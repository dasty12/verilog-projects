==> flow/design.v <==
module wb_memory
(
    input clk,
    input rst,
    input i_wb_we,   
    input i_wb_cyc,  
    input i_wb_stb,  
    output o_wb_ack,  
    inout [31 : 0] io_wb_data,
    input [31 : 0] i_wb_addr
);
reg read_enable;
reg ro_wb_ack;
reg[31:0] memory [0:63];
reg [31:0] rout_wb_data;
initial begin
    memory[0] = 1;
    memory[1] = 262144;
    memory[50] = 500;
end
always @(posedge clk) begin
    if(rst == 1)begin
        rout_wb_data <= 0;
        read_enable <= 0;
        ro_wb_ack <= 0;
    end else begin
        if(i_wb_stb && i_wb_cyc && (i_wb_addr < 255)) begin
            if(i_wb_we) begin    
                memory[i_wb_addr[5:0]] <= io_wb_data;
            end else begin
                rout_wb_data <= memory[i_wb_addr[5:0]];
            end
            if((i_wb_addr[31:6] < 255)) begin
                if(!i_wb_we) begin
                    read_enable <= 1;
                end
                ro_wb_ack <= 1;
            end else begin
                read_enable <= 0;
                ro_wb_ack <= 0;
            end
        end else if(ro_wb_ack) begin
            ro_wb_ack <= 0;
            read_enable <= 0;   
        end
    end 
end
assign o_wb_ack = ro_wb_ack;
assign io_wb_data = (read_enable) ? rout_wb_data : 32'hZZZZ_ZZZZ;
endmodule
# Tool chain data of wb_memory
# The steps from the RTL of wb_memory to its reports follow in flow order.
# Line numbers count from 1 in the design file above.
# Library cell names are shortened.
# A cell with n/a has no value.
dict set report inputs {
  top {wb_memory}
  clk_port {clk}
  cell_library {sky130hd}
  lib_corner {tt_025C_1v80}
}

# Elaborated design
# Yosys after proc, flatten, opt, wreduce and memory -nomap, before mapping. Memory bits, and registers merged into a memory's read port (data or address), are not among the register bits. Print and check cells are not counted. Equal cells are merged and count once.
# Yosys's memory passes give these memory sizes; they may raise the number of words (mostly to a power of two), join words into wider ones and drop unused or constant bits.
dict set report bits {
  mem_count 1
  ff_bits 2
  output_inout_bits 33
  ram_bits 2048
  clocked_rd_ports_x_width 32
  word_cells 29
  inputBits 37
}
dict set report op_classes {
  n_eq 1
  n_reduce_logical 6
  bitwise 2
  n_cmp 2
  n_mux 15
}
# name size width rd write_ports line
set memory_table {}
lappend memory_table {memory 64 32 1 1 14} ;# reg[31:0] memory [0:63];
# cell count
set op_table {}
lappend op_table {{two-way mux 32 bit} 4}
lappend op_table {{less-than comparator 32 x 8 -> 1 bit with constant B} 1}
lappend op_table {{less-than comparator 26 x 8 -> 1 bit with constant B} 1}
lappend op_table {{two-way mux 6 bit} 3}
lappend op_table {{two-way mux 1 bit} 8}
lappend op_table {{AND reduction 2 bit} 2}
lappend op_table {{inequality test 3 bit with constant B} 1}
lappend op_table {{logical AND 1 bit} 2}
lappend op_table {{inverter 1 bit} 2}
lappend op_table {{nonzero test 2 bit} 1}
lappend op_table {{OR reduction 2 bit} 1}

# Depth
# Depth = most cells in a row (Yosys ltp): at word level without a register or memory, in the mapped netlist without a sequential cell, where the memories' decode and read muxes count.
dict set report logic_depth {
  ltp_word 4
  abc_area 0
  mapped_depth 12
  ltp_nobuf 6
}

# Mapped cells and area
# Yosys stat after the flow's synthesis: flattened, memories mapped to cells. It holds for the ABC_AREA given above (unset counts as 0); a run with the other value may have another netlist.
# Totals and module areas in this step are rounded.
dict set report mapped {
  mapped_cells 4019
  ffs 2081
  area_um2 79640
  buffers 268
  seq_area_um2 62160
}
# cell count type_area_um2
set types {}
lappend types {edfxtp_1 2048 6.15E+04}
lappend types {mux4_2 254 5.72E+03}
lappend types {mux2i_1 245 2.45E+03}
lappend types {a221oi_1 140 1.23E+03}
lappend types {a22oi_1 97 728.198}
lappend types {o22ai_1 113 706.928}
lappend types {dfxtp_1 33 660.634}
lappend types {nor2_1 157 589.315}
lappend types {a221o_1 46 460.442}
lappend types {mux2_2 40 450.432}
lappend types {buf_2 87 435.418}
lappend types {a21oi_1 81 405.389}
lappend types {buf_4 49 367.853}
lappend types {nand2_1 96 360.346}
lappend types {a22o_1 37 324.061}
lappend types {clkbuf_1 86 322.81}
lappend types {o21ai_0 56 280.269}
lappend types {a211oi_1 36 270.259}
# Other cell types: 51; their cells: 318.

# Timing after synthesis
# Source: OpenSTA report_checks on the synthesized netlist (no wires, ideal clock, input and output delay 20% of the period each), path of least setup slack; recovery checks are left aside. Register names are those of the netlist, which keeps one name where synthesis merged equal registers.
dict set report synth_timing {
  kind {input-to-reg}
  startpoint {in i_wb_addr[1]}
  endpoint {mem memory[25][0]}
  arrival_ns 3.595
  required_time_ns 3.689
  driving_pins 8
  input_delay_ns 0.822
  n_path_buf 5
  delay_ns 3.194
  tclk_ns 4.11
  setup_time_ns 0.421
  t_first_pin_ns 0.822
  setup_slack_ns 0.094
  period_less_setup_slack_ns 4.016
}
# "delay_ns" is the arrival time less input delay plus setup time.
# "driving_pins": output pins that drive a net of the path, with the launching flip-flop's if there is one; two outputs of one cell count as two.
# "period_less_setup_slack_ns" = period - worst setup slack (recovery checks aside). The figure is calculated, with input and output delays left at 20% of the set period.
# Between the ends stands the longest chain of elaborated cells between them, by number of cells; it is not shown to be the way that was timed. Of several equally long chains one is given.
# A line is the first line of the expression or statement that the cell stems from. Yosys adds cells for indexed reads and writes and turns some case tables into memories.
# Only ways into the end's enable, where the timed path ends, are counted here.
dict set report synth_via {
  path_cell_list {buf_2 buf_4 inv_1 buf_2 buf_2 buf_1 nand4_1 nor2_1}
  elab_chain_cells 4
  cone_cells 7
  cone_lines 3
  classes_between {1 x compare; 5 x mux; 1 x reduce/logical}
}
# element line
set synth_rtl {}
lappend synth_rtl {{from (decl)} 10} ;# input [31 : 0] i_wb_addr
lappend synth_rtl {{less-than comparator 32 x 8 -> 1 bit} 27} ;# if(i_wb_stb && i_wb_cyc && (i_wb_addr < 255)) begin
lappend synth_rtl {{logical AND 1 bit} 27}
lappend synth_rtl {{two-way mux 6 bit} 27}
lappend synth_rtl {{two-way mux 6 bit} 22} ;# if(rst == 1)begin
lappend synth_rtl {{to (decl)} 14} ;# reg[31:0] memory [0:63];

# Path in the finished layout
# Path of least setup slack in the final report of stored run 1 (OpenROAD, finished layout, wires in). Where an end is a register, its clock arrival counts in the times.
dict set report layout_timing {
  kind {input-to-reg}
  startpoint {in i_wb_addr[0]}
  endpoint {reg (no name shown)}
  setup_time_ns 0.16
  n_path_buf 4
  t_first_pin_ns 0.72
  arrival_ns 3.79
  required_time_ns 4.28
  input_delay_ns 0.72
  tclk_ns 3.58
  setup_slack_ns 0.49
  driving_pins 9
}
dict set report layout_via {
  path_cell_list {buf_8 buf_12 buf_4 mux4_2 a21oi_1 buf_4 o22ai_1 a2111oi_1 a211oi_1}
}
# element line
set layout_rtl {}
lappend layout_rtl {{from (decl)} 10} ;# input [31 : 0] i_wb_addr
# No chain of elaborated cells between the ends is given.

Ticket comment

Below are 2 stored runs of the flow (Yosys, OpenROAD; platform sky130hd) on wb_memory, each with its settings and what was measured, unordered. Constraints: input delay and output delay 20% of the set period each, output load 0.01 pF.
By "worst_path_ns" is meant the share of the clock period that the worst setup path is allowed (20% is reserved at inputs, 20% at outputs), minus its slack. Clock arrival times at its registers enter into it.
By "total_power_uw" is meant OpenSTA's value without simulated activity: inputs other than the clock are taken to toggle once in ten clock periods, and the tool carries that through the logic.
Values from the reports are rounded here.

# stored run 1
==> flow/run.sh <==
#!/bin/bash
# the make line also repeats the synthesis and layout settings of config.mk as NAME=value (left out here)
make -C /OpenROAD-flow-scripts/flow DESIGN_CONFIG=/design/flow/config.mk WORK_HOME=/design/flow/orfs CLKGATE_MAP_FILE= finish
==> flow/config.mk <==
export PLATFORM = sky130hd
export DESIGN_NAME = wb_memory
export DESIGN_NICKNAME = wb_memory
export VERILOG_FILES = /design/flow/design.v
export SDC_FILE = /design/flow/constraint.sdc
export NUM_CORES = 4
export LEC_CHECK = 0
export CAP_MARGIN = 20
export CORE_MARGIN = 2
export CORE_UTILIZATION = 40
export SLEW_MARGIN = 20
==> flow/constraint.sdc <==
create_clock -name core_clock -period 3.58 [get_ports {clk}]
set_input_delay 0.7160 -clock core_clock [delete_from_list [all_inputs] [get_ports {clk}]]
set_output_delay 0.7160 -clock core_clock [all_outputs]
set_load 0.01 [all_outputs]

==> stored run 1: results <==
final_util_pct=48.3
total_power_uw=50440
setup_ws_ns=0.494
design.die.area_um2=202700
synthArea_um2=79640
timing.setup.tns_ns=0.000
layout_stdcell_area_um2=95450
worst_path_ns=2.37
timing.worst_path_kind="input-to-reg"

# stored run 2
==> flow/run.sh <==
#!/bin/bash
# the make line also repeats the synthesis and layout settings of config.mk as NAME=value (left out here)
make -C /OpenROAD-flow-scripts/flow DESIGN_CONFIG=/design/flow/config.mk WORK_HOME=/design/flow/orfs CLKGATE_MAP_FILE= finish
==> flow/config.mk <==
export PLATFORM = sky130hd
export DESIGN_NAME = wb_memory
export DESIGN_NICKNAME = wb_memory
export VERILOG_FILES = /design/flow/design.v
export SDC_FILE = /design/flow/constraint.sdc
export NUM_CORES = 4
export LEC_CHECK = 0
export CAP_MARGIN = 20
export CELL_PAD_IN_SITES_DETAIL_PLACEMENT = 0
export CORE_MARGIN = 2
export CORE_UTILIZATION = 63
export GPL_TIMING_DRIVEN = 0
export HOLD_SLACK_MARGIN = 0.1
export MAX_ROUTING_LAYER = met5
export MIN_ROUTING_LAYER = met1
export PLACE_DENSITY_LB_ADDON = 0.21
export SETUP_SLACK_MARGIN = -0.22
export SLEW_MARGIN = 5
==> flow/constraint.sdc <==
create_clock -name core_clock -period 7.33 [get_ports {clk}]
set_input_delay 1.4660 -clock core_clock [delete_from_list [all_inputs] [get_ports {clk}]]
set_output_delay 1.4660 -clock core_clock [all_outputs]
set_load 0.01 [all_outputs]

==> stored run 2: results <==
final_util_pct=73.1
total_power_uw=24560
setup_ws_ns=0.521
design.die.area_um2=129300
synthArea_um2=79640
timing.setup.tns_ns=0.000
layout_stdcell_area_um2=91760
worst_path_ns=5.34
timing.worst_path_kind="input-to-reg"
